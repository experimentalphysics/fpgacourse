==> flow/design.v <==
module Counter #
(
    parameter DATA_WIDTH = 4,
    parameter OUTPUT_DATA_WIDTH = 8
)
(
    input wire clk,
    input wire rst,
    output reg [OUTPUT_DATA_WIDTH-1:0] data
);
reg [DATA_WIDTH-1:0] buffer;
always @(posedge clk)
begin
    if(~rst)
    begin
        buffer <= 0;
    end
    else
    begin
        buffer <= get_next_gray_code_value(buffer);
        data <= encode_gray_code_to_bcd(buffer);
    end
end
function [DATA_WIDTH-1:0] get_next_gray_code_value;
    input reg [DATA_WIDTH-1:0] current_value;
    case (current_value)
        4'b0000: get_next_gray_code_value = 4'b0001;
        4'b0001: get_next_gray_code_value = 4'b0011;
        4'b0011: get_next_gray_code_value = 4'b0010;
        4'b0010: get_next_gray_code_value = 4'b0110;
        4'b0110: get_next_gray_code_value = 4'b0111;
        4'b0111: get_next_gray_code_value = 4'b0101;
        4'b0101: get_next_gray_code_value = 4'b0100;
        4'b0100: get_next_gray_code_value = 4'b1100;
        4'b1100: get_next_gray_code_value = 4'b1101;
        4'b1101: get_next_gray_code_value = 4'b1111;
        4'b1111: get_next_gray_code_value = 4'b1110;
        4'b1110: get_next_gray_code_value = 4'b1010;
        4'b1010: get_next_gray_code_value = 4'b1011;
        4'b1011: get_next_gray_code_value = 4'b1001;
        4'b1001: get_next_gray_code_value = 4'b1000;
        4'b1000: get_next_gray_code_value = 4'b0000;
    endcase
endfunction
function [2*DATA_WIDTH-1:0] encode_gray_code_to_bcd;  
    input reg [DATA_WIDTH-1:0] gray_code_value;
    case (gray_code_value)
        4'b0000: encode_gray_code_to_bcd = 8'b00000000;  
        4'b0001: encode_gray_code_to_bcd = 8'b00000001;  
        4'b0011: encode_gray_code_to_bcd = 8'b00000010;  
        4'b0010: encode_gray_code_to_bcd = 8'b00000011;  
        4'b0110: encode_gray_code_to_bcd = 8'b00000100;  
        4'b0111: encode_gray_code_to_bcd = 8'b00000101;  
        4'b0101: encode_gray_code_to_bcd = 8'b00000110;  
        4'b0100: encode_gray_code_to_bcd = 8'b00000111;  
        4'b1100: encode_gray_code_to_bcd = 8'b00001000;  
        4'b1101: encode_gray_code_to_bcd = 8'b00001001;  
        4'b1111: encode_gray_code_to_bcd = 8'b00010000;  
        4'b1110: encode_gray_code_to_bcd = 8'b00010001;  
        4'b1010: encode_gray_code_to_bcd = 8'b00010010;  
        4'b1011: encode_gray_code_to_bcd = 8'b00010011;  
        4'b1001: encode_gray_code_to_bcd = 8'b00010100;  
        4'b1000: encode_gray_code_to_bcd = 8'b00010101;  
    endcase
endfunction
endmodule
* Tool chain data of Counter
Tool output for the design above, in the order of the flow.
Lines are those of the file above, counted from 1.
Library cell names are shortened.
Not given: --
- Design top :: Counter
- Clock input :: clk
- Cell library :: sky130hd
- Library corner :: tt_025C_1v80

* Elaborated design
Yosys after proc, flatten, opt, wreduce and memory -nomap, before mapping. Enables and synchronous resets that opt folds into registers are not counted as muxes. Memory bits, and registers merged into a memory's read port (data or address), are not among the register bits. Print and check cells are not counted. Equal cells are merged and count once.
Memory sizes are those after Yosys's memory passes, which may raise the word count (mostly to a power of two), join words into wider ones and drop unused or constant bits.
- Output and inout port bits :: 8
- Word-level cells :: 4
- Clocked read ports x word width :: 9
- Input port bits :: 2
- Register bits after elaboration :: 8
- Memories :: 2
- Memory bits (read-only) :: 144
- Reductions and logical operators :: 1
** Memories
- (name not given) :: words 16, width 5, rd ports 1, write ports 0, RTL line 47 : case (gray_code_value)
- (name not given) :: words 16, width 4, rd ports 1, write ports 0, RTL line 26 : case (current_value)
** Operators by type and width (number)
- 1-bit zero test :: 1

* Logic depth
Depth = most cells in a row (Yosys ltp): at word level without a register or memory, in the mapped netlist without a sequential cell, where the memories' decode and read muxes count.
- Depth in word-level cells :: 1
- ABC_AREA :: 0
- Gate-level depth with buffers :: 4
- Depth with buffers taken out :: 4

* Mapped cells and area
Source: synth_stat.txt of the flow (Yosys; design flattened, memories mapped). It holds for the ABC_AREA given above (unset counts as 0); a run with the other value may have another netlist.
- Buffers :: 4
- Synthesis area :: 455.4 um^2
- Flip-flops :: 9
- Cell count :: 37
- Sequential area :: 230.2 um^2
** Cell types
- edfxtp_1 :: number 5, area in all 150.144 um^2
- dfxtp_1 :: number 4, area in all 80.077 um^2
- ha_1 :: number 5, area in all 62.56 um^2
- xnor2_1 :: number 3, area in all 26.275 um^2
- buf_4 :: number 3, area in all 22.522 um^2
- nor2b_1 :: number 2, area in all 12.512 um^2
- buf_6 :: number 1, area in all 11.261 um^2
- inv_1 :: number 3, area in all 11.261 um^2
- mux2_2 :: number 1, area in all 11.261 um^2
- mux2i_1 :: number 1, area in all 10.01 um^2
- o211a_1 :: number 1, area in all 10.01 um^2
- a31o_1 :: number 1, area in all 8.758 um^2
- and3b_1 :: number 1, area in all 8.758 um^2
- and3_2 :: number 1, area in all 7.507 um^2
- nand2_1 :: number 2, area in all 7.507 um^2
- and2_1 :: number 1, area in all 6.256 um^2
- o21ai_0 :: number 1, area in all 5.005 um^2
- conb_1 :: number 1, area in all 3.754 um^2

* Worst setup path after synthesis
Source: OpenSTA report_checks on the synthesized netlist (no wires, ideal clock, input and output delay 20% of the period each), path of least setup slack; recovery checks are left aside. Register names are those of the netlist, which keeps one name where synthesis merged equal registers.
- Path type :: reg2reg
- From :: reg buffer[2]
- To :: reg data[1]
- Path delay :: 1265 ps
- Path slack :: 795 ps
- Clock period :: 2060 ps
- Stages on the path :: 4
- Setup time :: 260 ps
- Buffers on the path :: 0
- Data arrival time :: 1005 ps
- Period reached after synthesis :: 1265 ps
"path delay" = arrival - input delay + setup time.
"stages on the path": output pins that drive a net of the path, with the launching flip-flop's if there is one; two outputs of one cell count as two.
"period reached after synthesis" = period - worst setup slack (recovery checks aside). The figure is calculated, with input and output delays left at 20% of the set period.
- Path through :: dfxtp_1 > inv_1 > ha_1 > mux2_2
** RTL lines, path after synthesis
- start: declaration :: RTL line 11 : reg [DATA_WIDTH-1:0] buffer;
- end: declaration :: RTL line 9 : output reg [OUTPUT_DATA_WIDTH-1:0] data
No chain of elaborated cells between the ends is given.

* Path in the finished layout
From the final timing report of stored run 1: the path of least setup slack in the routed layout; clock arrival at registers is part of the times.
The report prints the path's times to 10 ps; the period is as set.
- Path type :: reg2out
- From :: reg data[1]
- To :: out data[1]
- Output delay :: 310 ps
- Stages on the path :: 2
- Buffers on the path :: 1
- Path slack :: 120 ps
- Data arrival time :: 1120 ps
- Clock period :: 1550 ps
- Path through :: edfxtp_1 > clkdlybuf4s50_1
- Length of the longest elaborated chain :: 0
- Elaborated cells between the ends (all ways) :: 0
** RTL lines, path after layout
- start: declaration :: RTL line 9 : output reg [OUTPUT_DATA_WIDTH-1:0] data
- end: declaration :: RTL line 9

Wiki page: Counter / flow data

2 stored runs of Counter in the flow (synthesis by Yosys, layout by OpenROAD, sky130hd cells), in arbitrary order. Constraints: input delay and output delay 20% of the set period each, output load 0.01 pF.
"period achieved" is the run's clock period less its worst setup slack. It is reckoned from that one timing run; input and output delays stay at 20% of the period that was set.
By "worst setup path time" is meant the share of the clock period that the worst setup path is allowed (20% is reserved at inputs, 20% at outputs), minus its slack. Clock arrival times at its registers enter into it.
"total power after layout" is the tool's figure for a default switching activity; nothing was simulated.
"worst setup path time" is known to 10 ps.

* Stored run 1
** Files
==> flow/run.sh <==
#!/bin/bash
# the make line also repeats the synthesis and layout settings of config.mk as NAME=value (left out here)
make -C /OpenROAD-flow-scripts/flow DESIGN_CONFIG=/design/flow/config.mk WORK_HOME=/design/flow/orfs CLKGATE_MAP_FILE= finish
==> flow/config.mk <==
export PLATFORM = sky130hd
export DESIGN_NAME = Counter
export DESIGN_NICKNAME = Counter
export VERILOG_FILES = /design/flow/design.v
export SDC_FILE = /design/flow/constraint.sdc
export NUM_CORES = 4
export LEC_CHECK = 0
export CAP_MARGIN = 20
export CORE_MARGIN = 9
export CORE_UTILIZATION = 27
export CTS_CLUSTER_DIAMETER = 280
export CTS_CLUSTER_SIZE = 61
export GPL_TIMING_DRIVEN = 1
export PLACE_DENSITY_LB_ADDON = 0.19
export SETUP_SLACK_MARGIN = -0.1
export SLEW_MARGIN = 15
==> flow/constraint.sdc <==
create_clock -name core_clock -period 1.55 [get_ports {clk}]
set_input_delay 0.3100 -clock core_clock [delete_from_list [all_inputs] [get_ports {clk}]]
set_output_delay 0.3100 -clock core_clock [all_outputs]
set_load 0.01 [all_outputs]
** Results
- Standard-cell area of the final layout :: 550.5 um^2
- Utilization :: 0.357
- Worst hold slack after layout :: 507 ps
- Period achieved :: 1,428 ps
- Total die area :: 3,489.3 um^2
- Total power after layout :: 0.9763 mW
- Final setup TNS :: 0 ps
- Netlist area reported by Yosys :: 455.4 um^2
- Worst setup path time :: 1,120 ps
- Kind of the worst setup path :: reg2out
- Smallest setup slack :: 122 ps

* Stored run 2
** Files
==> flow/run.sh <==
#!/bin/bash
# the make line also repeats the synthesis and layout settings of config.mk as NAME=value (left out here)
make -C /OpenROAD-flow-scripts/flow DESIGN_CONFIG=/design/flow/config.mk WORK_HOME=/design/flow/orfs CLKGATE_MAP_FILE= finish
==> flow/config.mk <==
export PLATFORM = sky130hd
export DESIGN_NAME = Counter
export DESIGN_NICKNAME = Counter
export VERILOG_FILES = /design/flow/design.v
export SDC_FILE = /design/flow/constraint.sdc
export NUM_CORES = 4
export LEC_CHECK = 0
export CAP_MARGIN = 20
export CELL_PAD_IN_SITES_GLOBAL_PLACEMENT = 1
export CORE_MARGIN = 9
export CORE_UTILIZATION = 64
export MAX_ROUTING_LAYER = met4
export PLACE_DENSITY_LB_ADDON = 0.25
export SLEW_MARGIN = 20
export TNS_END_PERCENT = 40
==> flow/constraint.sdc <==
create_clock -name core_clock -period 2.17 [get_ports {clk}]
set_input_delay 0.4340 -clock core_clock [delete_from_list [all_inputs] [get_ports {clk}]]
set_output_delay 0.4340 -clock core_clock [all_outputs]
set_load 0.01 [all_outputs]
** Results
Unfinished; error PDN-0185 in floorplanning.
