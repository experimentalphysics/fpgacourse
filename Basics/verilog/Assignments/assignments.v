==> flow/design.v <==
module assignments(
    input wire clk,
    input wire rst,
    output reg[7:0] data_nba, 
    output reg[7:0] data_ba);
reg [7:0] nba_buffer;
reg [7:0] ba_buffer;
always @(posedge clk)
begin
    if(~rst)
    begin
        nba_buffer <= 0;
        data_nba <= 0;
    end
    else
    begin
        nba_buffer <= nba_buffer + 1;
        data_nba <= nba_buffer;
    end
end
always @(posedge clk)
begin
    if(~rst)
    begin
        data_ba = 0;
        ba_buffer = 0;
    end
    else
    begin
        ba_buffer = ba_buffer + 1;
        data_ba = ba_buffer;
    end
end
endmodule
# --- Step by step through the tools: assignments ---
# What the tools print for assignments, step after step.
# Line numbers count from 1 in the design file above.
# Operators carry their Yosys type and port widths (W data, S select, Z words).
inputs:
  top_module: "assignments"
  clock_port: "clk"
  cell_library: "sky130hd"
  lib_corner: "tt_025C_1v80"

# --- Elaborated design ---
# Counts by Yosys on the flattened word-level netlist (proc, flatten, opt, wreduce; memories kept). Register bits leave out memories and registers merged into their read ports (data or address); mux counts leave out enables and synchronous resets folded into registers. Print and check cells are left out. Cells with the same type and inputs are merged into one.
classes:
  muxes: 0
  logic: 0
  mul: 0
  n_div: 0
  reduce_logical: 0
  addsub: 2
  shifts: 0
  equal: 0
  cmp: 0
ops:
  columns: ["operator", "n"]
  rows:
  - ["$add A8 B1 Y8 const B", 2]
word_totals:
  clocked_rd_ports_x_width: 0
  reg_bits: 24
  romBits: 0
  wordCells: 5
  input_bits: 2
  latch_bits: 0
  ramBits: 0
  n_memories: 0

# --- Depth ---
# Depth = most cells in a row (Yosys ltp): at word level without a register or memory, in the mapped netlist without a sequential cell, where the memories' decode and read muxes count.
logic_depth:
  word_depth: 1
  ABC_AREA: 0
  mapped_depth: 4
  mapped_depth_nobuf: 4

# --- Netlist ---
# Yosys stat after the flow's synthesis: flattened, memories mapped to cells. It holds for the ABC_AREA given above (unset counts as 0); a run with the other value may have another netlist.
# Totals and module areas in this step are rounded.
synth_totals:
  seqArea_um2: 480.5
  flip_flops: 24
  mapped_area_um2: 858.3
  cells: 83
types:
  columns: ["cell_type", "n", "area_total_um2"]
  rows:
  - ["sky130_fd_sc_hd__dfxtp_1", 24, 480.461]
  - ["sky130_fd_sc_hd__and2_1", 15, 93.84]
  - ["sky130_fd_sc_hd__xnor2_1", 4, 35.034]
  - ["sky130_fd_sc_hd__ha_1", 2, 25.024]
  - ["sky130_fd_sc_hd__nand3_1", 5, 25.024]
  - ["sky130_fd_sc_hd__o21ai_0", 5, 25.024]
  - ["sky130_fd_sc_hd__or3_1", 4, 25.024]
  - ["sky130_fd_sc_hd__a21boi_1", 3, 22.522]
  - ["sky130_fd_sc_hd__nand2_1", 5, 18.768]
  - ["sky130_fd_sc_hd__xor2_1", 2, 17.517]
  - ["sky130_fd_sc_hd__nand2b_1", 2, 12.512]
  - ["sky130_fd_sc_hd__nor2b_1", 2, 12.512]
  - ["sky130_fd_sc_hd__mux2i_1", 1, 10.01]
  - ["sky130_fd_sc_hd__nand3_2", 1, 10.01]
  - ["sky130_fd_sc_hd__a21boi_0", 1, 7.507]
  - ["sky130_fd_sc_hd__and2_2", 1, 7.507]
  - ["sky130_fd_sc_hd__clkbuf_1", 2, 7.507]
  - ["sky130_fd_sc_hd__o31ai_1", 1, 7.507]
# Not listed: further types 3, cells in them 3.

# --- Timing after synthesis ---
# OpenSTA on the mapped netlist: ideal clock, no wires. The path of least setup slack (recovery checks aside). Input and output delay are each 20% of the period. Register names are those of the netlist, which keeps one name where synthesis merged equal registers.
synth_path:
  kind: "register -> register"
  start: "register (no name shown)"
  end: "register data_ba[6]"
  launch_ns: 0.000
  path_delay_ns: 1.219
  arrival_ns: 1.143
  driving_pins: 5
  t_required_ns: 1.264
  setup_time_ns: 0.076
  period_ns: 1.34
  setup_slack_ns: 0.122
  n_path_buf: 0
  synth_period_reached_ns: 1.218
# "path_delay_ns" = arrival - input delay + setup time.
# "driving_pins": output pins that drive a net of the path, with the launching flip-flop's if there is one; two outputs of one cell count as two.
# "synth_period_reached_ns" is the clock period less the worst setup slack; recovery checks do not enter. This is arithmetic on one report: input and output delays are still those of the set period (20% each).
# The rows between start and end are the longest chain of elaborated cells between them; the timing report does not say that the signal goes this way. Where chains are equally long, one stands for them.
# A line is the first line of the expression or statement that the cell stems from. Yosys adds cells for indexed reads and writes and turns some case tables into memories.
synth_between:
  cell_sequence: "sky130_fd_sc_hd__dfxtp_1 > sky130_fd_sc_hd__ha_1 > sky130_fd_sc_hd__nand2_1 > sky130_fd_sc_hd__or3_1 > sky130_fd_sc_hd__a21boi_0"
  elab_chain_cells: 1
synth_rtl:
  columns: ["item", "line", "source"]
  rows:
  - ["$add A8 B1 Y8", 30, "ba_buffer = ba_buffer + 1;"]
  - ["end, assigned", 25, "data_ba = 0;"]
  - ["end, assigned", 31, "data_ba = ba_buffer;"]
  - ["end, declared", 5, "output reg[7:0] data_ba);"]

# --- Path in the finished layout ---
# From the final timing report of record 1: the path of least setup slack in the routed layout; clock arrival at registers is part of the times.
layout_path:
  kind: "register -> output"
  start: "register data_ba[3]"
  end: "output data_ba[3]"
  out_delay_ns: 0.47
  period_ns: 2.34
  launch_ns: 0.30
  t_required_ns: 1.87
  n_path_buf: 1
  driving_pins: 2
  arrival_ns: 1.30
  setup_slack_ns: 0.57
layout_between:
  cell_sequence: "sky130_fd_sc_hd__dfxtp_1 > sky130_fd_sc_hd__clkdlybuf4s50_1"
  elab_chain_cells: 0
layout_rtl:
  columns: ["item", "line", "source"]
  rows:
  - ["start, declared", 5, "output reg[7:0] data_ba);"]
  - ["start, assigned", 25, "data_ba = 0;"]
  - ["start, assigned", 31, "data_ba = ba_buffer;"]
  - ["end, declared", 5, null]

FLOW RESULTS
============

2 stored runs of assignments in the flow (synthesis by Yosys, layout by OpenROAD, sky130hd cells), in arbitrary order. Constraints: input delay and output delay 20% of the set period each, output load 0.01 pF.
"clock_period_reached_ns" is the run's clock period less its worst setup slack. It is reckoned from that one timing run; input and output delays stay at 20% of the period that was set.
"worst_path_allowed_less_slack_ns": the worst setup path's part of the clock period (all of it between registers, 20% less for each end at a port) less its slack. A launch clock that arrives late makes it longer, a capture clock that arrives late makes it shorter.
"power.total_mw": no workload was simulated; the value follows from the tool's default switching activity.
The measured numbers are rounded.

--- record 1 ---
==> flow/run.sh <==
#!/bin/bash
# the make line also repeats the synthesis and layout settings of config.mk as NAME=value (left out here)
make -C /OpenROAD-flow-scripts/flow DESIGN_CONFIG=/design/flow/config.mk WORK_HOME=/design/flow/orfs CLKGATE_MAP_FILE= finish
==> flow/config.mk <==
export PLATFORM = sky130hd
export DESIGN_NAME = assignments
export DESIGN_NICKNAME = assignments
export VERILOG_FILES = /design/flow/design.v
export SDC_FILE = /design/flow/constraint.sdc
export NUM_CORES = 4
export LEC_CHECK = 0
export CAP_MARGIN = 20
export CELL_PAD_IN_SITES_DETAIL_PLACEMENT = 0
export CORE_ASPECT_RATIO = 0.59
export CORE_MARGIN = 2
export CORE_UTILIZATION = 50
export CTS_CLUSTER_SIZE = 44
export GPL_ROUTABILITY_DRIVEN = 1
export MAX_ROUTING_LAYER = met4
export MIN_ROUTING_LAYER = met1
export SLEW_MARGIN = 20
==> flow/constraint.sdc <==
create_clock -name core_clock -period 2.34 [get_ports {clk}]
set_input_delay 0.4680 -clock core_clock [delete_from_list [all_inputs] [get_ports {clk}]]
set_output_delay 0.4680 -clock core_clock [all_outputs]
set_load 0.01 [all_outputs]

==> results, as YAML <==
results:
  post_route_stdcell_area_um2: 1075
  dieArea_um2: 2076
  final_setup_ws_ns: 0.569
  total_negative_slack_ns: 0.000
  timing.hold.ws_ns: 0.486
  clock_period_reached_ns: 1.771
  power.total_mw: 0.6384
  synthArea_um2: 858.3
  worst_path_allowed_less_slack_ns: 1.30
  timing.worst_path_kind: "register -> output"
  finish.utilization_pct: 67.3

--- record 2 ---
==> flow/run.sh <==
#!/bin/bash
# the make line also repeats the synthesis and layout settings of config.mk as NAME=value (left out here)
make -C /OpenROAD-flow-scripts/flow DESIGN_CONFIG=/design/flow/config.mk WORK_HOME=/design/flow/orfs CLKGATE_MAP_FILE= finish
==> flow/config.mk <==
export PLATFORM = sky130hd
export DESIGN_NAME = assignments
export DESIGN_NICKNAME = assignments
export VERILOG_FILES = /design/flow/design.v
export SDC_FILE = /design/flow/constraint.sdc
export NUM_CORES = 4
export LEC_CHECK = 0
export CAP_MARGIN = 20
export CORE_MARGIN = 2
export CORE_UTILIZATION = 40
export SLEW_MARGIN = 20
==> flow/constraint.sdc <==
create_clock -name core_clock -period 1.19 [get_ports {clk}]
set_input_delay 0.2380 -clock core_clock [delete_from_list [all_inputs] [get_ports {clk}]]
set_output_delay 0.2380 -clock core_clock [all_outputs]
set_load 0.01 [all_outputs]

==> results, as YAML <==
results:
  post_route_stdcell_area_um2: 1141
  dieArea_um2: 2532
  final_setup_ws_ns: 0.035
  total_negative_slack_ns: 0.000
  timing.hold.ws_ns: 0.454
  clock_period_reached_ns: 1.155
  power.total_mw: 1.361
  synthArea_um2: 858.3
  worst_path_allowed_less_slack_ns: 1.16
  timing.worst_path_kind: "register -> register"
  finish.utilization_pct: 57.0
